==> flow/design.v <==
module f1_fsm (
    input   logic       rst,
    input   logic       en,
    input   logic       clk,
    output  logic [7:0] data_out
);
    logic [7:0] sreg;
;
    assign data_out = sreg;
    logic finish;
    assign finish = sreg[7] && en;
    always_ff @ (posedge clk, posedge rst) begin
        if (rst) sreg <= 8'b0;
        else if (finish) sreg <= 8'b0;
        else if (en) sreg <= {sreg[6:0], en};
        else sreg <= sreg;
    end
endmodule
module clktick #(
    parameter WIDTH = 16
)(
  input  logic             clk,       
  input  logic             rst,       
  input  logic             en,        
  input  logic [WIDTH-1:0] N,     	  
  output logic  		   tick       
);
logic [WIDTH-1:0] count;
always_ff @ (posedge clk)
    if (rst) begin
        tick <= 1'b0;
        count <= N;  
        end
    else if (en) begin
        if (count == 0) begin
            tick <= 1'b1;
            count <= N;
            end
        else begin
            tick <= 1'b0;
            count <= count - 1'b1;
            end
        end
endmodule
module top #(
    parameter WIDTH = 16
) (
    input  logic             clk,       
    input  logic             rst,       
    input  logic [WIDTH-1:0] N,         
    output  logic [7:0] data_out
);
logic tick;
logic en;
assign en = tick;
clktick #(
    .WIDTH(WIDTH)
) clktick1 (
    .clk(clk),
    .rst(rst),
    .en(1),
    .N(N),
    .tick(tick)
);
f1_fsm f1 (
    .clk(clk),
    .rst(rst),
    .en(en),
    .data_out(data_out)
);
endmodule
======== Reports on top ========
What the tools print for top, step after step.
Line numbers count from 1 in the design file above.
A cell with - has no value.
design
  top module .............................. top
  clock ................................... clk
  cell library ............................ sky130hd
  timing corner ........................... tt_025C_1v80

======== Elaborated design ========
Source: Yosys, flattened and elaborated, memories not mapped. Widths are those after wreduce. Registers that Yosys merges into a memory's read port (data or address) are not register bits. Print and check cells do not count. Equal cells are merged and count once.
storage and ports
  register bits after elaboration ......... 25
  bits in latches ......................... 0
  RAM bits ................................ 0
  memory bits (read-only) ................. 0
  word width x clocked read ports ......... 0
  memory cells ............................ 0
  bits of input ports ..................... 18
  output and inout bits ................... 8
  cells after elaboration ................. 12
cells by class
  add/sub/neg operators ................... 1
  multiply operators ...................... 0
  div/mod/pow operators ................... 0
  order comparisons ....................... 0
  equality and inequality tests ........... 0
  shift operators ......................... 0
  muxes and demuxes ....................... 5
  bitwise gates (word level) .............. 0
  reduce/logical cells .................... 3
operator list
  cell                                                 count
  two-way mux 16 bit                                   2
  subtractor 16 x 1 -> 16 bit (second input constant)  1
  zero test 16 bit                                     1
  two-way mux 8 bit                                    2
  nonzero test 2 bit                                   1
  logical AND 1 bit                                    1
  two-way mux 1 bit                                    1

======== Logic depth ========
Longest topological path by Yosys (ltp), each cell counted once; first at word level (registers and memories cut), then after technology mapping (sequential cells cut; the memories' decode and read muxes count).
depth
  word-level depth ........................ 3
  ABC_AREA ................................ 1
  gate-level depth with buffers ........... 9
  depth with buffers taken out ............ 9

======== Netlist ========
Source: synth_stat.txt of the flow (Yosys; design flattened, memories mapped). It holds for the ABC_AREA given above (unset counts as 0); a run with the other value may have another netlist.
The area totals of this step are shown rounded.
mapped netlist
  standard cells after synthesis .......... 208
  chip area (Yosys) ....................... 1401 sq um
  area of sequential cells ................ 540.5 sq um
  flip-flops .............................. 25
  buffers ................................. 4
cell types
  type                       count  area in all (sq um)
  sky130_fd_sc_hd__dfxtp_1   17     340.326
  sky130_fd_sc_hd__nand2_1   69     258.998
  sky130_fd_sc_hd__dfrtp_1   8      200.192
  sky130_fd_sc_hd__nor2_1    28     105.101
  sky130_fd_sc_hd__inv_1     25     93.84
  sky130_fd_sc_hd__nand3_1   12     60.058
  sky130_fd_sc_hd__nor2_2    8      50.048
  sky130_fd_sc_hd__o22ai_1   6      37.536
  sky130_fd_sc_hd__a21oi_1   6      30.029
  sky130_fd_sc_hd__o21ai_0   6      30.029
  sky130_fd_sc_hd__xnor2_1   3      26.275
  sky130_fd_sc_hd__ha_1      2      25.024
  sky130_fd_sc_hd__nand3b_1  3      22.522
  sky130_fd_sc_hd__nor2_4    2      22.522
  sky130_fd_sc_hd__nand3_4   1      17.517
  sky130_fd_sc_hd__o21bai_1  2      15.014
  sky130_fd_sc_hd__nand2_2   2      12.512
  sky130_fd_sc_hd__buf_6     1      11.261
Not listed: further types 6, cells in them 7.

======== Worst setup path after synthesis ========
Source: OpenSTA report_checks on the synthesized netlist (no wires, ideal clock, input and output delay 20% of the period each), path of least setup slack; recovery checks are left aside. Register names are those of the netlist, which keeps one name where synthesis merged equal registers.
path after synthesis
  kind .................................... input to register
  start ................................... input rst
  end ..................................... register clktick1.count[5]
  clock period ............................ 3.01 ns
  input delay ............................. 0.602 ns
  library setup time ...................... 0.109 ns
  time at the first pin ................... 0.602 ns
  arrival time ............................ 1.444 ns
  required time ........................... 2.901 ns
  setup slack ............................. 1.456 ns
  delay of the path ....................... 0.951 ns
  stages .................................. 5
  buffers on the path ..................... 1
  synthesis period reached ................ 1.554 ns
"delay of the path" is the arrival time less input delay plus setup time.
"stages" counts driving pins, that of a launching flip-flop among them; a cell with two outputs on the path counts twice.
"synthesis period reached" = period - worst setup slack (recovery checks aside). The figure is calculated, with input and output delays left at 20% of the set period.
Between the ends stands the longest chain of elaborated cells between them, by number of cells; it is not shown to be the way that was timed. Of several equally long chains one is given.
A line is the first line of the expression or statement that the cell stems from. Yosys adds cells for indexed reads and writes and turns some case tables into memories.
A register here has more assigning lines than the two given.
on the way, after synthesis
  cells stage by stage .................... sky130_fd_sc_hd__inv_1 > sky130_fd_sc_hd__clkbuf_1 > sky130_fd_sc_hd__nand3_1 > sky130_fd_sc_hd__nand2_1 > sky130_fd_sc_hd__inv_1
  length of the longest elaborated chain .. 1
  elaborated cells between the ends (all ways) .. 1
  RTL lines with such cells ............... 1
  those cells by class .................... mux: 1
RTL lines, path after synthesis
  item                line  text
  start, declared     49    input  logic             rst,
  two-way mux 16 bit  30    if (rst) begin
  end, assigned       32    count <= N;
  end, assigned       41    count <= count - 1'b1;
  end, declared       28    logic [WIDTH-1:0] count;

======== Worst path after layout ========
From the final timing report of entry A: the path of least setup slack in the routed layout; clock arrival at registers is part of the times.
path after layout
  kind .................................... register to register
  start ................................... register clktick1.count[0]
  end ..................................... register clktick1.count[12]
  clock period ............................ 2.21 ns
  library setup time ...................... 0.09 ns
  time at the first pin ................... 0.27 ns
  arrival time ............................ 1.81 ns
  required time ........................... 2.38 ns
  setup slack ............................. 0.57 ns
  stages .................................. 10
  buffers on the path ..................... 0
Between the ends stands the longest chain of elaborated cells between them, by number of cells; it is not shown to be the way that was timed. Of several equally long chains one is given.
A register here has more assigning lines than the two given.
on the way, after layout
  cells stage by stage .................... sky130_fd_sc_hd__dfxtp_1 > sky130_fd_sc_hd__inv_1 > sky130_fd_sc_hd__ha_1 > sky130_fd_sc_hd__nand3_1 > sky130_fd_sc_hd__nor2_4 > sky130_fd_sc_hd__nand3_4 > sky130_fd_sc_hd__nand2_4 > sky130_fd_sc_hd__inv_1 > sky130_fd_sc_hd__nand2_1 > sky130_fd_sc_hd__nand2_1
  length of the longest elaborated chain .. 3
  elaborated cells between the ends (all ways) .. 4
  RTL lines with such cells ............... 3
  those cells by class .................... add/sub: 1; mux: 2; reduce/logical: 1
RTL lines, path after layout
  item                         line  text
  start, declared              28    logic [WIDTH-1:0] count;
  start, assigned              32    count <= N;
  start, assigned              41    count <= count - 1'b1;
  subtractor 16 x 1 -> 16 bit  41
  two-way mux 16 bit           35    if (count == 0) begin
  two-way mux 16 bit           30    if (rst) begin
  end, assigned                32
  end, assigned                41
  end, declared                28

Add stored flow runs of top

Stored flow runs of top (2 of them; Yosys, OpenROAD, sky130hd). They differ in their settings and are not a sequence. Constraints: input delay and output delay 20% of the set period each, output load 0.01 pF.
"clock period reached" = clock period - worst setup slack. The figure is calculated, with input and output delays left at 20% of the set period.
"critical path time" = time allowed to the worst setup path (clock period - input delay - output delay, where it has them) - its slack; a late launch clock adds to it, a late capture clock takes from it.
"total power of the final layout": no workload was simulated; the value follows from the tool's default switching activity.
The measured numbers are rounded.

======== entry A ========
==> flow/run.sh <==
#!/bin/bash
# the make line also repeats the synthesis and layout settings of config.mk as NAME=value (left out here)
make -C /OpenROAD-flow-scripts/flow DESIGN_CONFIG=/design/flow/config.mk WORK_HOME=/design/flow/orfs CLKGATE_MAP_FILE= finish
==> flow/config.mk <==
export PLATFORM = sky130hd
export DESIGN_NAME = top
export DESIGN_NICKNAME = top
export VERILOG_FILES = /design/flow/design.v
export SDC_FILE = /design/flow/constraint.sdc
export NUM_CORES = 4
export LEC_CHECK = 0
export ABC_AREA = 1
export CAP_MARGIN = 20
export CELL_PAD_IN_SITES_GLOBAL_PLACEMENT = 1
export CORE_MARGIN = 2
export CORE_UTILIZATION = 36
export GPL_TIMING_DRIVEN = 1
export PLACE_DENSITY_LB_ADDON = 0.21
export SETUP_SLACK_MARGIN = 0.11
export SLEW_MARGIN = 20
export TNS_END_PERCENT = 10
==> flow/constraint.sdc <==
create_clock -name core_clock -period 2.21 [get_ports {clk}]
set_input_delay 0.4420 -clock core_clock [delete_from_list [all_inputs] [get_ports {clk}]]
set_output_delay 0.4420 -clock core_clock [all_outputs]
set_load 0.01 [all_outputs]

-------- measured, entry A --------
  synthesis area .......................... 1401 sq um
  area of the die ......................... 4408 sq um
  standard-cell area after layout ......... 1744 sq um
  utilization ............................. 47.3%
  worst slack on setup checks ............. 0.574 ns
  sum of negative setup slack ............. 0.000 ns
  total power of the final layout ......... 0.001004 W
  clock period reached .................... 1.636 ns
  critical path time ...................... 1.64 ns
  worst path kind ......................... register to register

======== entry B ========
==> flow/run.sh <==
#!/bin/bash
# the make line also repeats the synthesis and layout settings of config.mk as NAME=value (left out here)
make -C /OpenROAD-flow-scripts/flow DESIGN_CONFIG=/design/flow/config.mk WORK_HOME=/design/flow/orfs CLKGATE_MAP_FILE= finish
==> flow/config.mk <==
export PLATFORM = sky130hd
export DESIGN_NAME = top
export DESIGN_NICKNAME = top
export VERILOG_FILES = /design/flow/design.v
export SDC_FILE = /design/flow/constraint.sdc
export NUM_CORES = 4
export LEC_CHECK = 0
export CAP_MARGIN = 20
export CORE_MARGIN = 2
export CORE_UTILIZATION = 40
export SLEW_MARGIN = 20
==> flow/constraint.sdc <==
create_clock -name core_clock -period 1.94 [get_ports {clk}]
set_input_delay 0.3880 -clock core_clock [delete_from_list [all_inputs] [get_ports {clk}]]
set_output_delay 0.3880 -clock core_clock [all_outputs]
set_load 0.01 [all_outputs]

-------- measured, entry B --------
  synthesis area .......................... 1222 sq um
  area of the die ......................... 3514 sq um
  standard-cell area after layout ......... 1568 sq um
  utilization ............................. 52.6%
  worst slack on setup checks ............. 0.176 ns
  sum of negative setup slack ............. 0.000 ns
  total power of the final layout ......... 0.001069 W
  clock period reached .................... 1.764 ns
  critical path time ...................... 1.76 ns
  worst path kind ......................... register to register
